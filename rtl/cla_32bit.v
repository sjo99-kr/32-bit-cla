==> flow/design.v <==
`timescale 1ns / 1ps
module FF_16bit(
    input               i_clk,
    input [15:0]        i_data,
    output reg [15:0]   o_data
    );
    always@(posedge i_clk)begin
        o_data <= i_data;
    end
endmodule
`timescale 1ns / 1ps
module FF_4bit(
    input   [3:0]    i_data,
    input            i_clk,
    output reg [3:0]     o_data
    );
    always@(posedge i_clk)begin
        o_data <= i_data;
    end
endmodule
`timescale 1ns / 1ps
module FF_carry(
    input       i_clk,
    input       i_data,
    output reg      o_data
    );
    always@(posedge i_clk)begin
        o_data <= i_data;
    end
endmodule
`timescale 1ns / 1ps
module cla_16bit(
    input [15:0] in_1,
    input [15:0] in_2,
    input       i_clk,
    input       c_in,
    output [15:0] sum,
    output      c_out
    );
    wire [15:0] a, b;
    wire [3:0] sum_4_1, sum_4_2, sum_4_3, sum_4_4;
    wire [3:0] sum_8_1, sum_8_2, sum_8_3;
    wire [3:0] sum_12_1, sum_12_2;
    wire        c_1, c_2, c_3, c_4;
    wire c_1_reg, c_2_reg, c_3_reg;
    wire [3:0] sum1;
    FF_16bit FF_1_1(.i_clk(i_clk), .i_data(in_1), .o_data(a));
    FF_16bit FF_1_2(.i_clk(i_clk), .i_data(in_2), .o_data(b));
    cla_4bit CLA0   (.a(a[3:0]), .b(b[3:0]), .c_in(c_in), .sum(sum_4_1), .c_out(c_1));
    FF_carry FF_2_1 (.i_clk(i_clk), .i_data(c_1), .o_data(c_1_reg));
    FF_4bit  FF_2_2 (.i_clk(i_clk), .i_data(sum_4_1), .o_data(sum_4_2));
    FF_4bit  FF_3_1 (.i_clk(i_clk), .i_data(sum_4_2), .o_data(sum_4_3));
    FF_4bit  FF_4_1 (.i_clk(i_clk), .i_data(sum_4_3), .o_data(sum_4_4));
    FF_4bit  FF_5_1 (.i_clk(i_clk), .i_data(sum_4_4), .o_data(sum1));
    wire [3:0] reg_a_4_7, reg_b_4_7;
    wire [3:0] sum2;
    FF_4bit FF2_3   (.i_clk(i_clk), .i_data(a[7:4]), .o_data(reg_a_4_7));
    FF_4bit FF2_4   (.i_clk(i_clk), .i_data(b[7:4]), .o_data(reg_b_4_7));
    cla_4bit CLA1   (.a(reg_a_4_7), .b(reg_b_4_7), .c_in(c_1_reg), .sum(sum_8_1), .c_out(c_2));
    FF_carry FF3_2  (.i_clk(i_clk), .i_data(c_2), .o_data(c_2_reg));
    FF_4bit  FF3_3   (.i_clk(i_clk), .i_data(sum_8_1), .o_data(sum_8_2));
    FF_4bit  FF4_2   (.i_clk(i_clk), .i_data(sum_8_2), .o_data(sum_8_3));
    FF_4bit  FF5_2   (.i_clk(i_clk), .i_data(sum_8_3), .o_data(sum2));
    wire [3:0] reg_a_8_11_1, reg_b_8_11_1;
    wire [3:0] reg_a_8_11_2, reg_b_8_11_2;
    wire [3:0] sum3;
    FF_4bit FF2_5   (.i_clk(i_clk), .i_data(a[11:8]), .o_data(reg_a_8_11_1));
    FF_4bit FF2_6   (.i_clk(i_clk), .i_data(b[11:8]), .o_data(reg_b_8_11_1));
    FF_4bit FF3_4   (.i_clk(i_clk), .i_data(reg_a_8_11_1), .o_data(reg_a_8_11_2));
    FF_4bit FF3_5   (.i_clk(i_clk), .i_data(reg_b_8_11_1), .o_data(reg_b_8_11_2));
    cla_4bit CLA2   (.a(reg_a_8_11_2), .b(reg_b_8_11_2), .c_in(c_2_reg), .sum(sum_12_1), .c_out(c_3));
    FF_carry FF4_3  (.i_clk(i_clk), .i_data(c_3), .o_data(c_3_reg));
    FF_4bit  FF4_4  (.i_clk(i_clk), .i_data(sum_12_1), .o_data(sum_12_2));
    FF_4bit  FF5_3  (.i_clk(i_clk), .i_data(sum_12_2), .o_data(sum3));
    wire [3:0] reg_a_12_15_1, reg_a_12_15_2, reg_a_12_15_3;
    wire [3:0] reg_b_12_15_1, reg_b_12_15_2, reg_b_12_15_3;
    wire [3:0] sum4;
    wire carry_out;
    wire [3:0] sum_16_1;
    FF_4bit FF2_7   (.i_clk(i_clk), .i_data(a[15:12]), .o_data(reg_a_12_15_1));
    FF_4bit FF2_8   (.i_clk(i_clk), .i_data(b[15:12]), .o_data(reg_b_12_15_1));
    FF_4bit FF3_6   (.i_clk(i_clk), .i_data(reg_a_12_15_1), .o_data(reg_a_12_15_2));
    FF_4bit FF3_7   (.i_clk(i_clk), .i_data(reg_b_12_15_1), .o_data(reg_b_12_15_2));
    FF_4bit FF4_5   (.i_clk(i_clk), .i_data(reg_a_12_15_2), .o_data(reg_a_12_15_3));
    FF_4bit FF4_6   (.i_clk(i_clk), .i_data(reg_b_12_15_2), .o_data(reg_b_12_15_3));
    cla_4bit CLA_3  (.a(reg_a_12_15_3), .b(reg_b_12_15_3), .c_in(c_3_reg), .sum(sum_16_1), .c_out(c_4));
    FF_4bit FF5_4   (.i_clk(i_clk), .i_data(sum_16_1), .o_data(sum4));
    FF_4bit FF5_5   (.i_clk(i_clk), .i_data(c_4), .o_data(carry_out));
    assign c_out = carry_out;
    assign sum = {sum4, sum3, sum2, sum1};
endmodule
`timescale 1ns / 1ps
module cla_32bit(
    input i_clk,
    input [31:0]    in1,
    input [31:0]    in2,
    output [32:0]   out
    );
    wire [15:0] sum0_1, sum0_2, sum0_3, sum0_4, sum0_5, sum0_6, sum1;
    wire c_1_0, c_1_1;
    wire c_out;
    wire [15:0] imme1_0, imme1_1, imme1_2, imme1_3, imme2_0, imme2_1, imme2_2, imme2_3, imme2_4, imme1_4;
    cla_16bit CLA0 (.i_clk(i_clk), .in_1(in1[15:0]), .in_2(in2[15:0]),  .c_in(1'b0), .c_out(c_1_0), .sum(sum0_1));
    FF_16bit F1_1(.i_clk(i_clk), .i_data(in1[31:16]), .o_data(imme1_0));
    FF_16bit F1_2(.i_clk(i_clk), .i_data(in2[31:16]), .o_data(imme2_0));
    FF_16bit F2_2(.i_clk(i_clk), .i_data(imme1_0), .o_data(imme1_1));
    FF_16bit F2_3(.i_clk(i_clk), .i_data(imme2_0), .o_data(imme2_1));
    FF_16bit F3_2(.i_clk(i_clk), .i_data(imme1_1), .o_data(imme1_2));
    FF_16bit F3_3(.i_clk(i_clk), .i_data(imme2_1), .o_data(imme2_2));
    FF_16bit F4_2(.i_clk(i_clk), .i_data(imme1_2), .o_data(imme1_3));
    FF_16bit F4_3(.i_clk(i_clk), .i_data(imme2_2), .o_data(imme2_3));
    FF_16bit F5_2(.i_clk(i_clk), .i_data(imme1_3), .o_data(imme1_4));
    FF_16bit F5_3(.i_clk(i_clk), .i_data(imme2_3), .o_data(imme2_4));
    FF_carry F1_4(.i_clk(i_clk), .i_data(c_1_0), .o_data(c_1_1));
    FF_16bit F1_3(.i_clk(i_clk), .i_data(sum0_1), .o_data(sum0_2));        
    FF_16bit F2_1(.i_clk(i_clk),. i_data(sum0_2), .o_data(sum0_3));
    FF_16bit F3_1(.i_clk(i_clk), .i_data(sum0_3), .o_data(sum0_4));
    FF_16bit F4_1(.i_clk(i_clk), .i_data(sum0_4), .o_data(sum0_5));
    FF_16bit F5_1(.i_clk(i_clk), .i_data(sum0_5), .o_data(sum0_6));
    cla_16bit CLA1(.i_clk(i_clk), .in_1(imme1_4), .in_2(imme2_4), .c_in(c_1_1), .c_out(c_out), .sum(sum1));
    assign out = {sum1[15] , sum1, sum0_6};
endmodule
`timescale 1ns / 1ps
module cla_4bit(
    input   [3:0] a,
    input   [3:0] b,
    input        c_in,
    output  [3:0] sum,
    output      c_out
    );
    wire [3:0] gen;
    wire [3:0] pro;
    wire [3:0] carry;
    pg_gen pg_gen0(.a(a[0]), .b(b[0]), .p(pro[0]), .g(gen[0]));
    pg_gen pg_gen1(.a(a[1]), .b(b[1]), .p(pro[1]), .g(gen[1]));
    pg_gen pg_gen2(.a(a[2]), .b(b[2]), .p(pro[2]), .g(gen[2]));
    pg_gen pg_gen3(.a(a[3]), .b(b[3]), .p(pro[3]), .g(gen[3]));
    assign carry[0] = gen[0] | (pro[0] & c_in);
    assign carry[1] = gen[1] | (pro[1] & carry[0]);
    assign carry[2] = gen[2] | (pro[2] & carry[1]);
    assign carry[3] = gen[3] | (pro[3] & carry[2]);
    assign sum[0] = pro[0] ^ c_in;
    assign sum[1] = pro[1] ^ carry[0];
    assign sum[2] = pro[2] ^ carry[1];
    assign sum[3] = pro[3] ^ carry[2];
    assign c_out = carry[3];
endmodule
`timescale 1ns / 1ps
module pg_gen(
    input   a,
    input   b,
    output  p,
    output  g,
    output  s
    );
    assign p = a ^ b;
    assign g = a & b;
endmodule
# Tool chain data of cla_32bit
# Tool output for the design above, in the order of the flow.
# Line numbers count from 1 in the design file above.
# Library cell names are shortened.
# Not given: --
[design] top_module="cla_32bit" clk_port="i_clk" lib="sky130hd" pvt_corner="tt_025C_1v80"

# Elaborated design
# Counts by Yosys on the flattened word-level netlist (proc, flatten, opt, wreduce; memories kept). Register bits leave out memories and registers merged into their read ports (data or address); mux counts leave out enables and synchronous resets folded into registers. Print and check cells are left out. Cells with the same type and inputs are merged into one.
[bits] input_bits=65 word_cells=225 output_inout_bits=33 reg_bits=488
[op_classes] logic=154
[ops] op="1-bit XOR" n=63
[ops] op="1-bit bitwise AND" n=61
[ops] op="1-bit OR" n=30

# Logic depth
# Yosys ltp: most cells in a row. Word level: on the elaborated netlist, between registers, memories and ports. Mapped: between sequential cells and ports; inverters and the memories' decode and read muxes count.
[logic_depth] word_depth=9 abc_area=0 depth_mapped=8 mapped_depth_nobuf=8

# Netlist
# The flow's flattened synthesis, as Yosys stat reports it; memories are mapped. The netlist is that of the ABC_AREA named above (0 if unset); the other value can give another one.
[mapped] cells=591 synth_area_mm2=0.0106765 buf_cells=1 flip_flops=488
[types] cell_type="dfxtp_1" n=488
[types] cell_type="fa_1" n=30
[types] cell_type="inv_1" n=70
[types] cell_type="xor3_1" n=1
[types] cell_type="ha_1" n=1
[types] cell_type="buf_4" n=1
# By module: a second synthesis without flattening, with its own total; a netlist apart from the flattened one above.
[hier_totals] hier_cells=659 area_unflattened_mm2=0.0112896
# Each row is one instance without its submodules.
[modules] mod="FF_16bit" instances=19 mod_area_mm2=0.0003203 cells=16 mod_seq_area_mm2=0.0003203
[modules] mod="FF_4bit" instances=46 mod_area_mm2=0.0000801 cells=4 mod_seq_area_mm2=0.0000801
[modules] mod="pg_gen" instances=32 mod_area_mm2=0.0000238 cells=3 mod_seq_area_mm2=0
[modules] mod="cla_4bit" instances=8 mod_area_mm2=0.0000751 cells=8 mod_seq_area_mm2=0
[modules] mod="FF_carry" instances=7 mod_area_mm2=0.00002 cells=1 mod_seq_area_mm2=0.00002
[modules] mod="cla_32bit" instances=1 mod_area_mm2=0.0000113 cells=2 mod_seq_area_mm2=0
[modules] mod="cla_16bit" instances=2 mod_area_mm2=0.0000038 cells=1 mod_seq_area_mm2=0

# Timing after synthesis
# Path of least setup slack by OpenSTA after synthesis, without wires, with an ideal clock, recovery checks aside; 20% of the period is set as input and as output delay. Where synthesis merged equal registers, the netlist keeps one of their names.
[synth_path] path_kind="reg2reg" start="register CLA0.FF_2_1.o_data" end="register CLA0.FF3_3.o_data[3]" path_delay_ns=1.964 stages=9 n_path_buf=0 t_arrival_ns=1.907 setup_slack_ns=0.506 period_ns=2.47 synth_period_reached_ns=1.964
# "path_delay_ns" = arrival - input delay + setup time.
# "stages" counts driving pins, that of a launching flip-flop among them; a cell with two outputs on the path counts twice.
# "synth_period_reached_ns" = period - worst setup slack (recovery checks aside). The figure is calculated, with input and output delays left at 20% of the set period.
# The rows between start and end are the longest chain of elaborated cells between them; the timing report does not say that the signal goes this way. Where chains are equally long, one stands for them.
# Each line given opens the expression or statement behind the cell; cells for indexed reads and writes are added by Yosys, which also makes memories of some case tables.
[synth_between] path_cell_list="dfxtp_1 > inv_1 > fa_1 > inv_1 > fa_1 > fa_1 > inv_1 > fa_1 > inv_1" elab_chain_cells=7
[synth_rtl] item="start, declared" line=25 text="output reg      o_data"
[synth_rtl] item="start, assigned" line=28 text="o_data <= i_data;"
[synth_rtl] item="1-bit bitwise AND" line=138 text="assign carry[0] = gen[0] | (pro[0] & c_in);"
[synth_rtl] item="1-bit OR" line=138
[synth_rtl] item="1-bit bitwise AND" line=139 text="assign carry[1] = gen[1] | (pro[1] & carry[0]);"
[synth_rtl] item="1-bit OR" line=139
[synth_rtl] item="1-bit bitwise AND" line=140 text="assign carry[2] = gen[2] | (pro[2] & carry[1]);"
[synth_rtl] item="1-bit OR" line=140
[synth_rtl] item="1-bit XOR" line=145 text="assign sum[3] = pro[3] ^ carry[2];"
[synth_rtl] item="end, assigned" line=18 text="o_data <= i_data;"
[synth_rtl] item="end, declared" line=15 text="output reg [3:0]     o_data"

# Timing after layout
# From the final timing report of entry A: the path of least setup slack in the routed layout; clock arrival at registers is part of the times.
[layout_path] path_kind="reg2reg" start="register CLA0.FF_2_1.o_data" end="register CLA0.FF3_3.o_data[3]" n_path_buf=0 t_arrival_ns=2.55 period_ns=2.39 stages=9 setup_slack_ns=0.34
# The rows between start and end are the longest chain of elaborated cells between them; the timing report does not say that the signal goes this way. Where chains are equally long, one stands for them.
[layout_between] path_cell_list="dfxtp_1 > inv_1 > fa_1 > inv_1 > fa_1 > fa_1 > inv_1 > fa_1 > inv_1" elab_chain_cells=7
[layout_rtl] item="start, declared" line=25 text="output reg      o_data"
[layout_rtl] item="start, assigned" line=28 text="o_data <= i_data;"
[layout_rtl] item="1-bit bitwise AND" line=138 text="assign carry[0] = gen[0] | (pro[0] & c_in);"
[layout_rtl] item="1-bit OR" line=138
[layout_rtl] item="1-bit bitwise AND" line=139 text="assign carry[1] = gen[1] | (pro[1] & carry[0]);"
[layout_rtl] item="1-bit OR" line=139
[layout_rtl] item="1-bit bitwise AND" line=140 text="assign carry[2] = gen[2] | (pro[2] & carry[1]);"
[layout_rtl] item="1-bit OR" line=140
[layout_rtl] item="1-bit XOR" line=145 text="assign sum[3] = pro[3] ^ carry[2];"
[layout_rtl] item="end, assigned" line=18 text="o_data <= i_data;"
[layout_rtl] item="end, declared" line=15 text="output reg [3:0]     o_data"

--- measured runs ---
Measured data: module cla_32bit, platform sky130hd, 2 stored runs of the flow under differing settings, order arbitrary. Input and output delays are each 20% of the period that was set; the output load is 0.01 pF.
By "timing.worst_path_ns" is meant the share of the clock period that the worst setup path is allowed (20% is reserved at inputs, 20% at outputs), minus its slack. Clock arrival times at its registers enter into it.
By "final_power_w" is meant OpenSTA's value without simulated activity: inputs other than the clock are taken to toggle once in ten clock periods, and the tool carries that through the logic.

[flow] entry A: files
==> flow/run.sh <==
#!/bin/bash
# the make line also repeats the synthesis and layout settings of config.mk as NAME=value (left out here)
make -C /OpenROAD-flow-scripts/flow DESIGN_CONFIG=/design/flow/config.mk WORK_HOME=/design/flow/orfs CLKGATE_MAP_FILE= finish
==> flow/config.mk <==
export PLATFORM = sky130hd
export DESIGN_NAME = cla_32bit
export DESIGN_NICKNAME = cla_32bit
export VERILOG_FILES = /design/flow/design.v
export SDC_FILE = /design/flow/constraint.sdc
export NUM_CORES = 4
export LEC_CHECK = 0
export CAP_MARGIN = 20
export CORE_ASPECT_RATIO = 0.88
export CORE_MARGIN = 2
export CORE_UTILIZATION = 22
export GPL_ROUTABILITY_DRIVEN = 1
export HOLD_SLACK_MARGIN = -0.07
export MAX_ROUTING_LAYER = met4
export PLACE_DENSITY = 0.79
export SLEW_MARGIN = 20
==> flow/constraint.sdc <==
create_clock -name core_clock -period 2.39 [get_ports {i_clk}]
set_input_delay 0.4780 -clock core_clock [delete_from_list [all_inputs] [get_ports {i_clk}]]
set_output_delay 0.4780 -clock core_clock [all_outputs]
set_load 0.01 [all_outputs]

[flow] entry A: metrics
[metrics] worst_hold_slack_ns = 0.317
[metrics] final_power_w = 0.017596
[metrics] timing.worst_path_ns = 2.05
[metrics] critical_path_kind = reg2reg
[metrics] timing.setup.tns_ns = 0.000
[metrics] worst_setup_slack_ns = 0.343
[metrics] total_die_area_mm2 = 0.0503118
[metrics] finish.stdcell_area_mm2 = 0.0141185
[metrics] synth_area_mm2 = 0.0106765

[flow] entry B: files
==> flow/run.sh <==
#!/bin/bash
# the make line also repeats the synthesis and layout settings of config.mk as NAME=value (left out here)
make -C /OpenROAD-flow-scripts/flow DESIGN_CONFIG=/design/flow/config.mk WORK_HOME=/design/flow/orfs CLKGATE_MAP_FILE= finish
==> flow/config.mk <==
export PLATFORM = sky130hd
export DESIGN_NAME = cla_32bit
export DESIGN_NICKNAME = cla_32bit
export VERILOG_FILES = /design/flow/design.v
export SDC_FILE = /design/flow/constraint.sdc
export NUM_CORES = 4
export LEC_CHECK = 0
export ABC_AREA = 0
export CAP_MARGIN = 20
export CELL_PAD_IN_SITES_GLOBAL_PLACEMENT = 1
export CORE_MARGIN = 7
export CORE_UTILIZATION = 66
export CTS_CLUSTER_SIZE = 60
export MIN_ROUTING_LAYER = met2
export PLACE_DENSITY_LB_ADDON = 0.26
export SLEW_MARGIN = 35
export TNS_END_PERCENT = 20
==> flow/constraint.sdc <==
create_clock -name core_clock -period 2.08 [get_ports {i_clk}]
set_input_delay 0.4160 -clock core_clock [delete_from_list [all_inputs] [get_ports {i_clk}]]
set_output_delay 0.4160 -clock core_clock [all_outputs]
set_load 0.01 [all_outputs]

[flow] entry B: metrics
[metrics] worst_hold_slack_ns = 0.320
[metrics] final_power_w = 0.018994
[metrics] timing.worst_path_ns = 2.02
[metrics] critical_path_kind = reg2reg
[metrics] timing.setup.tns_ns = 0.000
[metrics] worst_setup_slack_ns = 0.060
[metrics] total_die_area_mm2 = 0.0199332
[metrics] finish.stdcell_area_mm2 = 0.0133528
[metrics] synth_area_mm2 = 0.0106765
--- end ---
